==> flow/design.v <==
module BOE(clk, rst, data_num, data_in, result);
input clk;
input rst;
input [2:0] data_num;
input [7:0] data_in;
output reg [10:0] result;
	reg [1:0] state, n_state;
	reg [7:0] series [5:0];
	reg [2:0] cnt, s_cnt;
	reg [7:0] min;
	reg [10:0] sum;
	parameter [1:0] receive = 2'b00, o_sum = 2'b01, o_min = 2'b11, o_sort = 2'b10;
	always @(*) begin
		case (state)
			receive : n_state = (cnt == s_cnt) ? o_sum : receive;
			o_sum : n_state = o_min;
			o_min : n_state = o_sort;
			o_sort : n_state = (cnt == s_cnt) ? receive : o_sort;
		endcase
	end
	always @(posedge clk or posedge rst) begin
		if (rst) begin
			state <= receive;
			sum <= 11'h000;
			min <= 8'hFF;
			cnt <= 3'h7;
			s_cnt <= 3'h0;
			series[0] <= 8'h00;
			series[1] <= 8'h00;
			series[2] <= 8'h00;
			series[3] <= 8'h00;
			series[4] <= 8'h00;
			series[5] <= 8'h00;
		end else begin
			state <= n_state;
			case (state)
				receive : begin
					cnt <= (data_num == 0) ? cnt : data_num - 3'h1;
					s_cnt <= (cnt == s_cnt) ? 0 : s_cnt + 3'h1;
					sum <= sum + data_in;
					if (data_in < min) begin
						min <= data_in;
					end
					if (data_in >= series[0]) begin
						series[0] <= data_in;
						series[1] <= series[0];
						series[2] <= series[1];
						series[3] <= series[2];
						series[4] <= series[3];
						series[5] <= series[4];
					end else if (data_in >= series[1]) begin
						series[0] <= series[0];
						series[1] <= data_in;
						series[2] <= series[1];
						series[3] <= series[2];
						series[4] <= series[3];
						series[5] <= series[4];
					end else if (data_in >= series[2]) begin
						series[0] <= series[0];
						series[1] <= series[1];
						series[2] <= data_in;
						series[3] <= series[2];
						series[4] <= series[3];
						series[5] <= series[4];
					end else if (data_in >= series[3]) begin
						series[0] <= series[0];
						series[1] <= series[1];
						series[2] <= series[2];
						series[3] <= data_in;
						series[4] <= series[3];
						series[5] <= series[4];
					end else if (data_in >= series[4]) begin
						series[0] <= series[0];
						series[1] <= series[1];
						series[2] <= series[2];
						series[3] <= series[3];
						series[4] <= data_in;
						series[5] <= series[4];
					end else begin
						series[0] <= series[0];
						series[1] <= series[1];
						series[2] <= series[2];
						series[3] <= series[3];
						series[4] <= series[5];
						series[5] <= data_in;
					end
				end
				o_min : result <= min;
				o_sum : result <= sum;
				o_sort : begin
					result <= series[s_cnt];
					s_cnt <= (s_cnt == cnt) ? 3'h0 : s_cnt + 3'h1;
					series[0] <= (s_cnt == cnt) ? 8'h00 : series[0];
					series[1] <= (s_cnt == cnt) ? 8'h00 : series[1];
					series[2] <= (s_cnt == cnt) ? 8'h00 : series[2];
					series[3] <= (s_cnt == cnt) ? 8'h00 : series[3];
					series[4] <= (s_cnt == cnt) ? 8'h00 : series[4];
					series[5] <= (s_cnt == cnt) ? 8'h00 : series[5];
					sum <= 11'h000;
					min <= 8'hFF;
				end
			endcase
		end
	end
endmodule
Step by step through the tools: BOE
The steps from the RTL of BOE to its reports follow in flow order.
Lines are those of the file above, counted from 1.
Operators: Yosys type, input widths -> output width; for muxes data width and select width s.
Cell names lack the library's common part.
{ "design": {"top_module": "BOE", "clock": "clk", "library": "sky130hd", "lib_corner": "tt_025C_1v80"} }

After elaboration
Source: Yosys, flattened and elaborated. Widths are those after wreduce. Registers that Yosys merges into a memory's read port (data or address) are not register bits. Print and check cells do not count.
{ "word_totals": {"ff_bits": 86, "input_bits": 13} }
{ "classes": {"addsub": 4, "n_cmp": 6, "eq_ne": 16, "mux": 38, "bitwise": 2, "reduce_and_logical": 13} }
{ "op_table": {"columns": ["cell", "count"], "rows": [
  ["$mux 8", 22],
  ["$pmux 8 s2", 7],
  ["$pmux 8 s6", 1],
  ["$ge 8x8->1", 5],
  ["$pmux 11 s3", 1],
  ["$pmux 11 s2", 1],
  ["$reduce_and 3->1", 4],
  ["$add 11x8->11", 1],
  ["$reduce_and 2->1", 4],
  ["$lt 8x8->1", 1],
  ["$pmux 2 s4", 1],
  ["$ne 2x2->1 const B", 3],
  ["$add 3x1->3 const B", 2],
  ["$eq 3x2->1 const B", 2],
  ["$eq 3x3->1", 2],
  ["$eq 3x3->1 const B", 2],
  ["$logic_not 3->1", 2],
  ["$pmux 3 s2", 1],
  ["$mux 3", 2],
  ["$ne 5x5->1 const B", 1],
  ["$eq 2x2->1 const B", 2],
  ["$ne 4x4->1 const B", 1],
  ["$sub 3x1->3 const B", 1],
  ["$eq 3x1->1 const B", 1],
  ["$ne 3x3->1 const B", 1],
  ["$reduce_bool 3->1", 1],
  ["$not 1->1", 2],
  ["$eq 2x1->1 const B", 1]
]} }
Other operator kinds: 4; their cells: 4.

Longest topological paths
Longest topological path by Yosys (ltp), each cell counted once; first at word level (registers and memories cut), then after technology mapping (sequential cells cut; the memories' decode and read muxes count).
{ "depth": {"ltp_word": 7, "abc_area": 0, "ltp_mapped": 10, "mapped_depth_nobuf": 8} }

Synthesis result
Yosys stat after the flow's synthesis: flattened, memories mapped to cells. It holds for the ABC_AREA given above (unset counts as 0); a run with the other value may have another netlist.
{ "synth_totals": {"cell_count": 624, "yosys_area_um2": 6113.4, "ff_cells": 88, "buf_cells": 28} }
{ "by_type": {"columns": ["cell_type", "count"], "rows": [
  ["dfrtp_1", 65],
  ["ha_1", 62],
  ["edfxtp_1", 11],
  ["dfstp_2", 12],
  ["inv_1", 63],
  ["a21oi_1", 42],
  ["a21o_1", 23],
  ["nand2_1", 46],
  ["a22o_1", 19],
  ["mux2i_1", 14],
  ["o21ai_0", 21],
  ["nor2_1", 27],
  ["mux2_2", 8],
  ["and2_1", 14],
  ["a222oi_1", 8],
  ["a311o_1", 8],
  ["a32o_1", 8],
  ["a22oi_1", 10]
]} }
Not listed: further types 53, cells in them 163.

Timing after synthesis
Source: OpenSTA report_checks on the synthesized netlist (no wires, ideal clock, input and output delay 20% of the period each), path of least setup slack; recovery checks are left aside. Register names are those of the netlist, which keeps one name where synthesis merged equal registers.
{ "synth_path": {"path_type": "input -> register", "startpoint": "input data_in[0]", "endpoint": "register series[1][0]", "clock_period_ns": 2.71, "in_delay_ns": 0.542, "setup_ns": 0.125, "launch_ns": 0.542, "t_arrival_ns": 2.550, "t_required_ns": 2.585, "path_slack_ns": 0.036, "path_delay_ns": 2.133, "stages": 8, "path_buffers": 1, "synth_period_reached_ns": 2.674} }
"path_delay_ns" is the arrival time less input delay plus setup time.
"stages": output pins that drive a net of the path, with the launching flip-flop's if there is one; two outputs of one cell count as two.
"synth_period_reached_ns" is the clock period less the worst setup slack; recovery checks do not enter. This is arithmetic on one report: input and output delays are still those of the set period (20% each).
The rows between start and end are the longest chain of elaborated cells between them; the timing report does not say that the signal goes this way. Where chains are equally long, one stands for them.
Each line given opens the expression or statement behind the cell; cells for indexed reads and writes are added by Yosys, which also makes memories of some case tables.
At most two assigning lines are given for a register; there are more.
{ "synth_via": {"cell_sequence": "inv_1 ha_1 nand2b_4 a2111oi_4 o31ai_2 buf_2 o31ai_4 mux2_2", "elab_chain_len": 4, "cells_between": 7, "classes_between": "compare (2); eq/ne (1); mux (3); reduce/logical (1)"} }
{ "synth_rtl": {"columns": ["element", "line", "source"], "rows": [
  ["start: declaration", 5, "input [7:0] data_in;"],
  ["$ge 8x8->1", 51, "end else if (data_in >= series[1]) begin"],
  ["$mux 8", 51, null],
  ["$mux 8", 44, "if (data_in >= series[0]) begin"],
  ["$pmux 8 s2", 36, "case (state)"],
  ["end: assignment", 46, "series[1] <= series[0];"],
  ["end: assignment", 53, "series[1] <= data_in;"],
  ["end: declaration", 8, "reg [7:0] series [5:0];"]
]} }

Timing after layout
Path of least setup slack in the final report of run 1 (OpenROAD, finished layout, wires in). Where an end is a register, its clock arrival counts in the times.
{ "layout_path": {"path_type": "input -> register", "startpoint": "input data_in[0]", "endpoint": "register series[3][0]", "clock_period_ns": 2.2, "in_delay_ns": 0.44, "setup_ns": 0.11, "launch_ns": 0.44, "t_arrival_ns": 2.76, "t_required_ns": 2.43, "path_slack_ns": -0.33, "stages": 11, "path_buffers": 3} }
The rows between start and end are the longest chain of elaborated cells between them; the timing report does not say that the signal goes this way. Where chains are equally long, one stands for them.
At most two assigning lines are given for a register; there are more.
{ "layout_via": {"cell_sequence": "buf_8 clkinvlp_4 buf_6 ha_4 nand2b_4 a2111oi_4 o31ai_4 nor3_4 buf_12 mux2_4 a22o_1", "elab_chain_len": 6, "cells_between": 11, "classes_between": "compare (4); eq/ne (1); mux (5); reduce/logical (1)"} }
{ "layout_rtl": {"columns": ["element", "line", "source"], "rows": [
  ["start: declaration", 5, "input [7:0] data_in;"],
  ["$ge 8x8->1", 65, "end else if (data_in >= series[3]) begin"],
  ["$mux 8", 65, null],
  ["$mux 8", 58, "end else if (data_in >= series[2]) begin"],
  ["$mux 8", 51, "end else if (data_in >= series[1]) begin"],
  ["$mux 8", 44, "if (data_in >= series[0]) begin"],
  ["$pmux 8 s2", 36, "case (state)"],
  ["end: assignment", 48, "series[3] <= series[2];"],
  ["end: assignment", 55, "series[3] <= series[2];"],
  ["end: declaration", 8, "reg [7:0] series [5:0];"]
]} }

Ticket comment

Module BOE, platform sky130hd: 2 stored runs of the flow (Yosys, OpenROAD) with differing settings, in no particular order. Input and output delays are each 20% of the period that was set; the output load is 0.01 pF.
"achievedPeriod_ns" is the run's clock period less its worst setup slack. It is reckoned from that one timing run; input and output delays stay at 20% of the period that was set.
"timing.worst_path_ns": the worst setup path's part of the clock period (all of it between registers, 20% less for each end at a port) less its slack. A launch clock that arrives late makes it longer, a capture clock that arrives late makes it shorter.
"fin_power_uw" is the tool's figure for a default switching activity; nothing was simulated.
[
  {
    "run": "run 1",
    "settings": { "period_ns": 2.2, "CORE_UTILIZATION": 51, "SETUP_SLACK_MARGIN": 0.24, "CORE_MARGIN": 9, "TNS_END_PERCENT": 70, "GPL_ROUTABILITY_DRIVEN": 0, "CTS_CLUSTER_SIZE": 26, "CTS_CLUSTER_DIAMETER": 349, "CAP_MARGIN": 25, "SLEW_MARGIN": 30 },
    "results": { "ys_area_um2": 6113.4, "total_die_area_um2": 16252.4, "stdcell_area_um2": 9093.7, "finish.utilization_pct": 78.6, "worst_setup_slack_ns": -0.330, "fin_tns_ns": -9.872, "final_hold_ws_ns": 0.452, "fin_power_uw": 4159, "achievedPeriod_ns": 2.530, "timing.worst_path_ns": 2.09, "worstPathKind": "input -> register" }
  },
  {
    "run": "run 2",
    "settings": { "period_ns": 1.74, "CORE_UTILIZATION": 17, "SETUP_SLACK_MARGIN": 0.45, "PLACE_DENSITY": 0.74, "CORE_ASPECT_RATIO": 1.34, "TNS_END_PERCENT": 60, "ABC_AREA": 1, "GPL_TIMING_DRIVEN": 1, "GPL_ROUTABILITY_DRIVEN": 1, "CTS_CLUSTER_SIZE": 47, "CAP_MARGIN": 20, "CORE_MARGIN": 2, "SLEW_MARGIN": 20 },
    "results": { "ys_area_um2": 6043.3, "total_die_area_um2": 37088.8, "stdcell_area_um2": 9940.8, "finish.utilization_pct": 28.5, "worst_setup_slack_ns": -0.393, "fin_tns_ns": -14.720, "final_hold_ws_ns": 0.357, "fin_power_uw": 5250, "achievedPeriod_ns": 2.133, "timing.worst_path_ns": 2.13, "worstPathKind": "register -> register" }
  }
]
